==> flow/design.v <==
`timescale 1ns/1ns  
module gcd_rtl #(parameter NBits = 2)
	(  
	input [NBits-1:0] xi, yi,
  	input rst, clk, start,
  	output reg [NBits-1:0] xo,
  	output reg rdy
	);
	reg signed [NBits-1:0] x, y;
  always @(posedge clk)
  begin
  	if (start == 1'b0 && rst == 1'b0)   
	begin
        	x <= xi;
        	y <= yi;
		rdy <= 0;
      	end 
    	else if (start == 1'b1 && rst == 1'b0) 
	begin	
		if( x > 0 && y > 0) 
		begin		
        		if (x != y)
			begin
          			if (y > x) 		y <= y - x;
				else 			x <= x - y; 
			end
			else
			begin
        			xo <= x;  
        			rdy <= 1'b1;
			end
		end
		else if (x < 0 || y < 0)
		begin
			if(x<0)	x = -xi;
			if (y<0)   y = -yi; 
		end
		else 
		begin
			xo <= 0; 
        		rdy <= 1'b1;
		end
	end
	else
	begin
		x <= 0;
        	y <= 0;
		rdy <= 0;
	end
    end
endmodule
`timescale 1ns/1ns
module gcd_tb(
  	input reg [15:0] xi, yi,
  	input reg rst, clk, start,
  	output [15:0] xo,
  	output rdy
	);
	parameter NBits = 16;
  	gcd_rtl #(.NBits(NBits)) rtl (
    		.xi(xi),
    		.yi(yi),
    		.rst(rst),
    		.xo(xo),
    		.rdy(rdy),
    		.clk(clk),
		.start(start)
  	);
	bind gcd_rtl: rtl pLib_gcd_rtl  #(.NBits(NBits)) pLgr (
		.xi(xi), 
		.yi(yi), 
		.rst(rst), 
		.xo(xo), 
		.rdy(rdy), 
		.clk(clk), 
		.start(start)
	);
endmodule
Step by step through the tools: gcd_tb
What the tools print for gcd_tb, step after step.
Line numbers count from 1 in the design file above.
The mark - stands for no value.
- design top: gcd_tb
- clock: clk
- library: sky130hd
- library corner: tt_025C_1v80

After elaboration
Source: Yosys, flattened and elaborated, memories not mapped. Widths are those after wreduce. Registers that Yosys merges into a memory's read port (data or address) are not register bits. Print and check cells do not count. Equal cells are merged and count once.
- register bits after elaboration: 49
- input port bits at 35
- cells after elaboration: 55
- output and inout bits: 17
- bitwise operators at 4
- noted equal/unequal tests: 9
- reductions and logical operators: 9
- noted add/sub/neg operators: 4
- $lt $le $gt $ge: 5
- muxes and demuxes: 20
- operator list (operator ; number):
    two-way mux 16 bit ; 17
    greater-than comparator 16 x 1 -> 1 bit with constant B ; 2
    < comparator 16 x 1 -> 1 bit with constant B ; 2
    subtractor 16 bit ; 2
    negation 16 bit ; 2
    inequality test 4 x 3 -> 1 bit with constant B ; 6
    greater-than comparator 16 bit ; 1
    inequality test 16 bit ; 1
    AND reduction 4 bit ; 3
    NOT 1 bit ; 4
    logical AND 1 bit ; 3
    two-way mux 1 bit ; 3
    inequality test 2 x 1 -> 1 bit with constant B ; 1
    inequality test 2 bit with constant B ; 1
    AND reduction 2 bit ; 1
    OR reduction 2 bit ; 1
    logical OR 1 bit ; 1

Longest topological paths
Yosys ltp: most cells in a row. Word level: on the elaborated netlist, between registers, memories and ports. Mapped: between sequential cells and ports; inverters and the memories' decode and read muxes count.
- depth after elaboration at 6
- noted ABC_AREA: 0
- noted depth in mapped cells: 11

Synthesis result
Source: synth_stat.txt of the flow (Yosys; design flattened, memories mapped). It holds for the ABC_AREA given above (unset counts as 0); a run with the other value may have another netlist.
- cells by type (type ; number ; area in all (µm²)):
    sky130_fd_sc_hd__edfxtp_1 ; 48 ; 1.44E+03
    sky130_fd_sc_hd__ha_1 ; 35 ; 437.92
    sky130_fd_sc_hd__a21oi_1 ; 40 ; 200.192
    sky130_fd_sc_hd__inv_1 ; 52 ; 195.187
    sky130_fd_sc_hd__o21ai_0 ; 37 ; 185.178
    sky130_fd_sc_hd__nor2_1 ; 48 ; 180.173
    sky130_fd_sc_hd__nand2_1 ; 42 ; 157.651
    sky130_fd_sc_hd__xnor2_1 ; 12 ; 105.101
    sky130_fd_sc_hd__nor3_1 ; 17 ; 85.082
    sky130_fd_sc_hd__xor2_1 ; 9 ; 78.826
    sky130_fd_sc_hd__a21o_1 ; 10 ; 75.072
    sky130_fd_sc_hd__o41ai_1 ; 8 ; 70.067
    sky130_fd_sc_hd__nor4_1 ; 11 ; 68.816
    sky130_fd_sc_hd__a22oi_1 ; 9 ; 67.565
    sky130_fd_sc_hd__buf_2 ; 13 ; 65.062
    sky130_fd_sc_hd__o31ai_1 ; 8 ; 60.058
    sky130_fd_sc_hd__or3_1 ; 9 ; 56.304
    sky130_fd_sc_hd__clkbuf_1 ; 14 ; 52.55
Not listed: further types 48, cells in them 115.
- chip area (Yosys) at 4473.0 µm²
- noted cells in the netlist: 537
- noted sequential part of the area: 1461.4 µm²
- noted buffer cells: 32
- noted mapped flip-flops: 49
The figures by module come from a second, unflattened synthesis with its own total; it is not the netlist above.
- cells (unflattened synthesis) at 554
- area (unflattened synthesis) at 4599.4 µm²
Each row is one instance without its submodules.
- modules (module ; cells ; area (µm²) ; times used):
    gcd_rtl (NBits=16) ; 554 ; 4599.4 ; 1
    gcd_tb ; 0 ; 0.0 ; 1

Timing after synthesis
Path of least setup slack by OpenSTA after synthesis, without wires, with an ideal clock, recovery checks aside; 20% of the period is set as input and as output delay. Where synthesis merged equal registers, the netlist keeps one of their names.
- path type: register -> register
- start: register rtl.y[0]
- end: register rtl.x[0]
- noted arrival time: 2.636 ns
- delay of the path: 3.030 ns
- noted setup slack: 0.229 ns
- noted library setup time: 0.394 ns
- noted path buffers: 0
- noted driving pins on the path: 12
- clock period: 3.26 ns
- synthesis period reached: 3.031 ns
"delay of the path" = arrival - input delay + setup time.
"driving pins on the path" counts driving pins, that of a launching flip-flop among them; a cell with two outputs on the path counts twice.
"synthesis period reached" is the clock period less the worst setup slack; recovery checks do not enter. This is arithmetic on one report: input and output delays are still those of the set period (20% each).
The rows between start and end are the longest chain of elaborated cells between them; the timing report does not say that the signal goes this way. Where chains are equally long, one stands for them.
Each line given opens the expression or statement behind the cell; cells for indexed reads and writes are added by Yosys, which also makes memories of some case tables.
A register here has more assigning lines than the two given.
The path ends at the enable pin of a flip-flop; only ways to that pin are counted.
- cells stage by stage: sky130_fd_sc_hd__edfxtp_1 > sky130_fd_sc_hd__inv_1 > sky130_fd_sc_hd__ha_1 > sky130_fd_sc_hd__inv_1 > sky130_fd_sc_hd__fa_1 > sky130_fd_sc_hd__a41o_1 > sky130_fd_sc_hd__a211oi_1 > sky130_fd_sc_hd__o211ai_1 > sky130_fd_sc_hd__a31oi_1 > sky130_fd_sc_hd__o21ai_0 > sky130_fd_sc_hd__a21o_1 > sky130_fd_sc_hd__o211ai_1
- length of the longest elaborated chain: 4
- RTL lines, path after synthesis (item ; RTL line ; text):
    start: declaration ; 9 ; reg signed [NBits-1:0] x, y;
    start: assignment ; 15 ; y <= yi;
    start: assignment ; 24 ; if (y > x) y <= y - x;
    greater-than comparator 16 x 1 -> 1 bit ; 20 ; if( x > 0 && y > 0)
    logical AND 1 bit ; 20 ;
    inequality test 4 x 3 -> 1 bit ; - ;
    AND reduction 4 bit ; - ;
    end: assignment ; 14 ; x <= xi;
    end: assignment ; 25 ; else x <= x - y;
    end: declaration ; 9 ;

Worst path after layout
Path of least setup slack in the final report of run A (OpenROAD, finished layout, wires in). Where an end is a register, its clock arrival counts in the times.
- path type: register -> register
- start: register rtl.y[0]
- end: register rtl.x[6]
- noted setup slack: 0.30 ns
- noted driving pins on the path: 13
- noted library setup time: 0.29 ns
- clock period: 3.52 ns
- noted path buffers: 1
- noted arrival time: 3.23 ns
The rows between start and end are the longest chain of elaborated cells between them; the timing report does not say that the signal goes this way. Where chains are equally long, one stands for them.
A register here has more assigning lines than the two given.
The path ends at the enable pin of a flip-flop; only ways to that pin are counted.
- cells stage by stage: sky130_fd_sc_hd__edfxtp_1 > sky130_fd_sc_hd__inv_1 > sky130_fd_sc_hd__ha_1 > sky130_fd_sc_hd__inv_1 > sky130_fd_sc_hd__fa_1 > sky130_fd_sc_hd__a41o_1 > sky130_fd_sc_hd__a211oi_1 > sky130_fd_sc_hd__o211ai_1 > sky130_fd_sc_hd__a31oi_1 > sky130_fd_sc_hd__o21ai_0 > sky130_fd_sc_hd__a21o_1 > sky130_fd_sc_hd__o211ai_1 > sky130_fd_sc_hd__buf_12
- length of the longest elaborated chain: 4
- RTL lines, path after layout (item ; RTL line ; text):
    start: declaration ; 9 ; reg signed [NBits-1:0] x, y;
    start: assignment ; 15 ; y <= yi;
    start: assignment ; 24 ; if (y > x) y <= y - x;
    greater-than comparator 16 x 1 -> 1 bit ; 20 ; if( x > 0 && y > 0)
    logical AND 1 bit ; 20 ;
    inequality test 4 x 3 -> 1 bit ; - ;
    AND reduction 4 bit ; - ;
    end: assignment ; 14 ; x <= xi;
    end: assignment ; 25 ; else x <= x - y;
    end: declaration ; 9 ;

==> results <==
Stored flow runs of gcd_tb (2 of them; Yosys, OpenROAD, sky130hd). They differ in their settings and are not a sequence. Constraints: input delay and output delay 20% of the set period each, output load 0.01 pF.
"clock period achieved" means the clock period less the worst setup slack. The figure is calculated, with input and output delays left at 20% of the set period.
"worst path time": the worst setup path's part of the clock period (all of it between registers, 20% less for each end at a port) less its slack. A launch clock that arrives late makes it longer, a capture clock that arrives late makes it shorter.
"total power of the final layout" is the tool's figure for a default switching activity; nothing was simulated.

Run A

==> flow/run.sh <==
#!/bin/bash
# the make line also repeats the synthesis and layout settings of config.mk as NAME=value (left out here)
make -C /OpenROAD-flow-scripts/flow DESIGN_CONFIG=/design/flow/config.mk WORK_HOME=/design/flow/orfs CLKGATE_MAP_FILE= finish
==> flow/config.mk <==
export PLATFORM = sky130hd
export DESIGN_NAME = gcd_tb
export DESIGN_NICKNAME = gcd_tb
export VERILOG_FILES = /design/flow/design.v
export SDC_FILE = /design/flow/constraint.sdc
export NUM_CORES = 4
export LEC_CHECK = 0
export ABC_AREA = 0
export CAP_MARGIN = 20
export CORE_MARGIN = 2
export CORE_UTILIZATION = 30
export CTS_CLUSTER_DIAMETER = 256
export GPL_ROUTABILITY_DRIVEN = 0
export GPL_TIMING_DRIVEN = 1
export PLACE_DENSITY_LB_ADDON = 0.19
export SLEW_MARGIN = 20
==> flow/constraint.sdc <==
create_clock -name core_clock -period 3.52 [get_ports {clk}]
set_input_delay 0.7040 -clock core_clock [delete_from_list [all_inputs] [get_ports {clk}]]
set_output_delay 0.7040 -clock core_clock [all_outputs]
set_load 0.01 [all_outputs]

Measured in run A:
- post-synthesis cell area: 4473.0 µm²
- total die area at 15902.5 µm²
- area of the standard cells in the finished layout: 5355.1 µm²
- final utilization: 36.8%
- noted the worst setup slack after layout: 0.297 ns
- noted the final setup TNS: 0.000 ns
- smallest hold slack at 0.449 ns
- noted the total power of the final layout: 5545 µW
- clock period achieved at 3.223 ns
- noted the worst path time: 3.22 ns
- worst setup path kind: register -> register

Run B

==> flow/run.sh <==
#!/bin/bash
# the make line also repeats the synthesis and layout settings of config.mk as NAME=value (left out here)
make -C /OpenROAD-flow-scripts/flow DESIGN_CONFIG=/design/flow/config.mk WORK_HOME=/design/flow/orfs CLKGATE_MAP_FILE= finish
==> flow/config.mk <==
export PLATFORM = sky130hd
export DESIGN_NAME = gcd_tb
export DESIGN_NICKNAME = gcd_tb
export VERILOG_FILES = /design/flow/design.v
export SDC_FILE = /design/flow/constraint.sdc
export NUM_CORES = 4
export LEC_CHECK = 0
export CAP_MARGIN = 20
export CORE_MARGIN = 2
export CORE_UTILIZATION = 31
export CTS_CLUSTER_SIZE = 82
export MIN_ROUTING_LAYER = met2
export PLACE_DENSITY = 0.62
export SETUP_SLACK_MARGIN = 0.24
export SLEW_MARGIN = 5
export TNS_END_PERCENT = 5
==> flow/constraint.sdc <==
create_clock -name core_clock -period 2.11 [get_ports {clk}]
set_input_delay 0.4220 -clock core_clock [delete_from_list [all_inputs] [get_ports {clk}]]
set_output_delay 0.4220 -clock core_clock [all_outputs]
set_load 0.01 [all_outputs]

Measured in run B:
- post-synthesis cell area: 4473.0 µm²
- total die area at 15405.8 µm²
- area of the standard cells in the finished layout: 7110.6 µm²
- final utilization: 50.8%
- noted the worst setup slack after layout: -0.797 ns
- noted the final setup TNS: -38.766 ns
- smallest hold slack at 0.450 ns
- noted the total power of the final layout: 13416 µW
- clock period achieved at 2.907 ns
- noted the worst path time: 2.91 ns
- worst setup path kind: register -> register
